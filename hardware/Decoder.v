==> flow/design.v <==
module Decoder (
    input wire clk,
    input wire rst,
    input wire [3:0] row,
    output reg [3:0] col,
    output reg [3:0] DecodeOut
);
    reg [19:0] sclk;
    always @(posedge clk or posedge rst) begin
        if (rst) begin
            DecodeOut <= 4'b0000;
            sclk <= 20'b0;
        end else begin
            case (sclk)
                20'b00011000011010100000: begin  
                    col <= 4'b0111;
                    sclk <= sclk + 1;
                end
                20'b00011000011010101000: begin
                    case (row)
                        4'b0111: DecodeOut <= 4'h1;  
                        4'b1011: DecodeOut <= 4'h4;  
                        4'b1101: DecodeOut <= 4'h7;  
                        4'b1110: DecodeOut <= 4'h0;  
                    endcase
                    sclk <= sclk + 1;
                end
                20'b00110000110101000000: begin  
                    col <= 4'b1011;
                    sclk <= sclk + 1;
                end
                20'b00110000110101001000: begin
                    case (row)
                        4'b0111: DecodeOut <= 4'h2;
                        4'b1011: DecodeOut <= 4'h5;
                        4'b1101: DecodeOut <= 4'h8;
                        4'b1110: DecodeOut <= 4'hF;
                    endcase
                    sclk <= sclk + 1;
                end
                20'b01001001001111100000: begin  
                    col <= 4'b1101;
                    sclk <= sclk + 1;
                end
                20'b01001001001111101000: begin
                    case (row)
                        4'b0111: DecodeOut <= 4'h3;
                        4'b1011: DecodeOut <= 4'h6;
                        4'b1101: DecodeOut <= 4'h9;
                        4'b1110: DecodeOut <= 4'hE;
                    endcase
                    sclk <= sclk + 1;
                end
                20'b01100001101010000000: begin  
                    col <= 4'b1110;
                    sclk <= sclk + 1;
                end
                20'b01100001101010001000: begin
                    case (row)
                        4'b0111: DecodeOut <= 4'hA;
                        4'b1011: DecodeOut <= 4'hB;
                        4'b1101: DecodeOut <= 4'hC;
                        4'b1110: DecodeOut <= 4'hD;
                    endcase
                    sclk <= 20'b0;  
                end
                default: begin
                    sclk <= sclk + 1;
                end
            endcase
        end
    end
endmodule
# --- From RTL to reports: Decoder ---
# Tool output for the design above, in the order of the flow.
# Line numbers count from 1 in the design file above.
# Cell names lack the library's common part.
design:
  design: "Decoder"
  clock_port: "clk"
  cell_library: "sky130hd"
  pvt_corner: "tt_025C_1v80"

# --- After elaboration ---
# Yosys after proc, flatten, opt, wreduce and memory -nomap, before mapping. Memory bits, and registers merged into a memory's read port (data or address), are not among the register bits. Print and check cells are not counted. Equal cells are merged and count once.
bits:
  reg_bits: 28
  input_bits: 6
  out_inout_bits: 8
  elab_cells: 32
classes:
  addsub: 1
  eq_ne: 16
  mux: 7
  logic: 1
  n_reduce_logical: 4
ops:
  columns: ["cell", "count"]
  rows:
  - ["4-bit parallel mux with 4-bit select", 6]
  - ["20-bit by 19-bit equality test with 1-bit output (second input constant)", 4]
  - ["20-bit by 17-bit equality test with 1-bit output (second input constant)", 2]
  - ["20-bit by 18-bit equality test with 1-bit output (second input constant)", 2]
  - ["20-bit by 1-bit adder with 20-bit output (second input constant)", 1]
  - ["20-bit 2-to-1 mux", 1]
  - ["5-bit by 1-bit inequality test with 1-bit output (second input constant)", 3]
  - ["4-bit equality test (second input constant)", 3]
  - ["4-bit nonzero test", 2]
  - ["5-bit inequality test (second input constant)", 1]
  - ["5-bit AND reduction", 1]
  - ["4-bit by 3-bit equality test with 1-bit output (second input constant)", 1]
  - ["2-bit AND reduction", 1]
  - ["1-bit NOT", 1]

# --- Depth ---
# Longest topological path by Yosys (ltp), each cell counted once; first at word level (registers and memories cut), then after technology mapping (sequential cells cut; the memories' decode and read muxes count).
logic_depth:
  word_depth: 3
  abc_area: 1
  mapped_depth: 12
  mapped_depth_nobuf: 12

# --- Mapped cells and area ---
# Yosys stat after the flow's synthesis: flattened, memories mapped to cells. It holds for the ABC_AREA given above (unset counts as 0); a run with the other value may have another netlist.
# Totals and module areas in this step are rounded.
synth_totals:
  cell_count: 311
  yosys_area_um2: 2020
  sequential_area_um2: 721
  ffs: 28
  buf_cells: 4
by_type:
  columns: ["cell_type", "count", "area_total_um2"]
  rows:
  - ["dfrtp_1", 24, 600.576]
  - ["nand2_1", 79, 296.534]
  - ["nor2_1", 60, 225.216]
  - ["inv_1", 44, 165.158]
  - ["edfxtp_1", 4, 120.115]
  - ["nand3_1", 24, 120.115]
  - ["nor2_2", 10, 62.56]
  - ["nor3_1", 12, 60.058]
  - ["inv_2", 11, 41.29]
  - ["nand4_1", 6, 37.536]
  - ["xor2_1", 4, 35.034]
  - ["nor2_4", 3, 33.782]
  - ["nand3_2", 3, 30.029]
  - ["a21oi_1", 5, 25.024]
  - ["ha_1", 2, 25.024]
  - ["nand3b_1", 2, 15.014]
  - ["o21ai_0", 3, 15.014]
  - ["nand2_2", 2, 12.512]
# Other cell types: 11; their cells: 13.

# --- Path before layout ---
# OpenSTA on the mapped netlist: ideal clock, no wires. The path of least setup slack (recovery checks aside). Input and output delay are each 20% of the period. Register names are those of the netlist, which keeps one name where synthesis merged equal registers.
synth_timing:
  kind: "register to register"
  start: "reg sclk[0]"
  end: "reg col[0]"
  period_ns: 2.55
  setup_time_ns: 0.329
  launch_ns: 0.000
  arrival_ns: 1.290
  required_ns: 2.221
  path_slack_ns: 0.931
  path_delay_ns: 1.619
  path_stages: 9
  path_buffers: 0
  synth_period_reached_ns: 1.619
# "path_delay_ns" is the arrival time less input delay plus setup time.
# "path_stages": output pins that drive a net of the path, with the launching flip-flop's if there is one; two outputs of one cell count as two.
# "synth_period_reached_ns" = period - worst setup slack (recovery checks aside). The figure is calculated, with input and output delays left at 20% of the set period.
# Between the ends stands the longest chain of elaborated cells between them, by number of cells; it is not shown to be the way that was timed. Of several equally long chains one is given.
# Each line given opens the expression or statement behind the cell; cells for indexed reads and writes are added by Yosys, which also makes memories of some case tables.
# A register here has more assigning lines than the two given.
# The path ends at the enable pin of a flip-flop; only ways to that pin are counted.
synth_between:
  path_cell_list: "dfrtp_1 inv_1 ha_1 nand2_1 nor2_1 nand3_1 nand3_1 a31oi_1 nor2_1"
  elab_chain_len: 3
  cells_between: 6
  cone_lines: 1
  classes_between: "eq/ne: 4; reduce/logical: 2"
synth_lines:
  columns: ["element", "line", "text"]
  rows:
  - ["from (decl)", 8, "reg [19:0] sclk;"]
  - ["from (assign)", 17, "sclk <= sclk + 1;"]
  - ["from (assign)", 26, "sclk <= sclk + 1;"]
  - ["20-bit by 19-bit equality test with 1-bit output", 14, "case (sclk)"]
  - ["4-bit nonzero test", null, null]
  - ["2-bit AND reduction", null, null]
  - ["to (assign)", 16, "col <= 4'b0111;"]
  - ["to (assign)", 29, "col <= 4'b1011;"]
  - ["to (decl)", 5, "output reg [3:0] col,"]

# --- Path in the finished layout ---
# Path of least setup slack in the final report of flow run A (OpenROAD, finished layout, wires in). Where an end is a register, its clock arrival counts in the times.
layout_timing:
  kind: "register to register"
  start: "reg sclk[0]"
  end: "reg DecodeOut[0]"
  period_ns: 3.75
  setup_time_ns: 0.06
  launch_ns: 0.27
  arrival_ns: 2.27
  required_ns: 3.96
  path_slack_ns: 1.69
  path_stages: 11
  path_buffers: 0
# Between the ends stands the longest chain of elaborated cells between them, by number of cells; it is not shown to be the way that was timed. Of several equally long chains one is given.
# A register here has more assigning lines than the two given.
layout_between:
  path_cell_list: "dfrtp_1 inv_1 ha_1 nand3_2 inv_2 nand3_1 nand2_1 nand2_1 o21ai_0 nor2_1 nor2_1"
  elab_chain_len: 3
  cells_between: 11
  cone_lines: 1
  classes_between: "eq/ne: 8; mux: 1; reduce/logical: 2"
layout_lines:
  columns: ["element", "line", "text"]
  rows:
  - ["from (decl)", 8, "reg [19:0] sclk;"]
  - ["from (assign)", 17, "sclk <= sclk + 1;"]
  - ["from (assign)", 26, "sclk <= sclk + 1;"]
  - ["20-bit by 17-bit equality test with 1-bit output", 14, "case (sclk)"]
  - ["5-bit inequality test", null, null]
  - ["5-bit AND reduction", null, null]
  - ["to (assign)", 11, "DecodeOut <= 4'b0000;"]
  - ["to (assign)", 21, "4'b0111: DecodeOut <= 4'h1;"]
  - ["to (decl)", 6, "output reg [3:0] DecodeOut"]

# Flow measurements of Decoder on sky130hd: 2 stored runs with different settings, listed in no order. Input and output delays are each 20% of the period that was set; the output load is 0.01 pF.
# "achieved_clock_period_ns" = clock period - worst setup slack. The figure is calculated, with input and output delays left at 20% of the set period.
# "worstPathTime_ns" = time allowed to the worst setup path (clock period - input delay - output delay, where it has them) - its slack; a late launch clock adds to it, a late capture clock takes from it.
# "totalPower_uw" is the tool's figure for a default switching activity; nothing was simulated.
# Values from the reports are rounded here.
runs:
  - name: "flow run A"
    settings:
      period_ns: 3.75
      CORE_UTILIZATION: 31
      PLACE_DENSITY: 0.93
      CORE_MARGIN: 4
      CELL_PAD_IN_SITES_DETAIL_PLACEMENT: 0
      ABC_AREA: 1
      CTS_CLUSTER_DIAMETER: 86
      SLEW_MARGIN: 0
      MAX_ROUTING_LAYER: "met4"
      CAP_MARGIN: 20
    results:
      worstPathTime_ns: 2.06
      worst_path_kind: "register to register"
      setup_worst_slack_ns: 1.69
      synthArea_um2: 2020
      totalPower_uw: 504
      layout_stdcell_area_um2: 2260
      die_footprint_um2: 7880
      achieved_clock_period_ns: 2.059
      util_frac: 0.357
      total_negative_slack_ns: 0.000
  - name: "flow run B"
    settings:
      period_ns: 1.6
      CORE_UTILIZATION: 29
      SETUP_SLACK_MARGIN: 0.33
      PLACE_DENSITY_LB_ADDON: 0.12
      CORE_ASPECT_RATIO: 0.84
      CORE_MARGIN: 2
      CELL_PAD_IN_SITES_GLOBAL_PLACEMENT: 0
      CTS_CLUSTER_SIZE: 75
      CTS_CLUSTER_DIAMETER: 335
      CAP_MARGIN: 30
      MIN_ROUTING_LAYER: "met1"
      SLEW_MARGIN: 20
    results:
      worstPathTime_ns: 1.84
      worst_path_kind: "register to register"
      setup_worst_slack_ns: -0.245
      synthArea_um2: 1670
      totalPower_uw: 1360
      layout_stdcell_area_um2: 2630
      die_footprint_um2: 6380
      achieved_clock_period_ns: 1.845
      util_frac: 0.469
      total_negative_slack_ns: -2.01
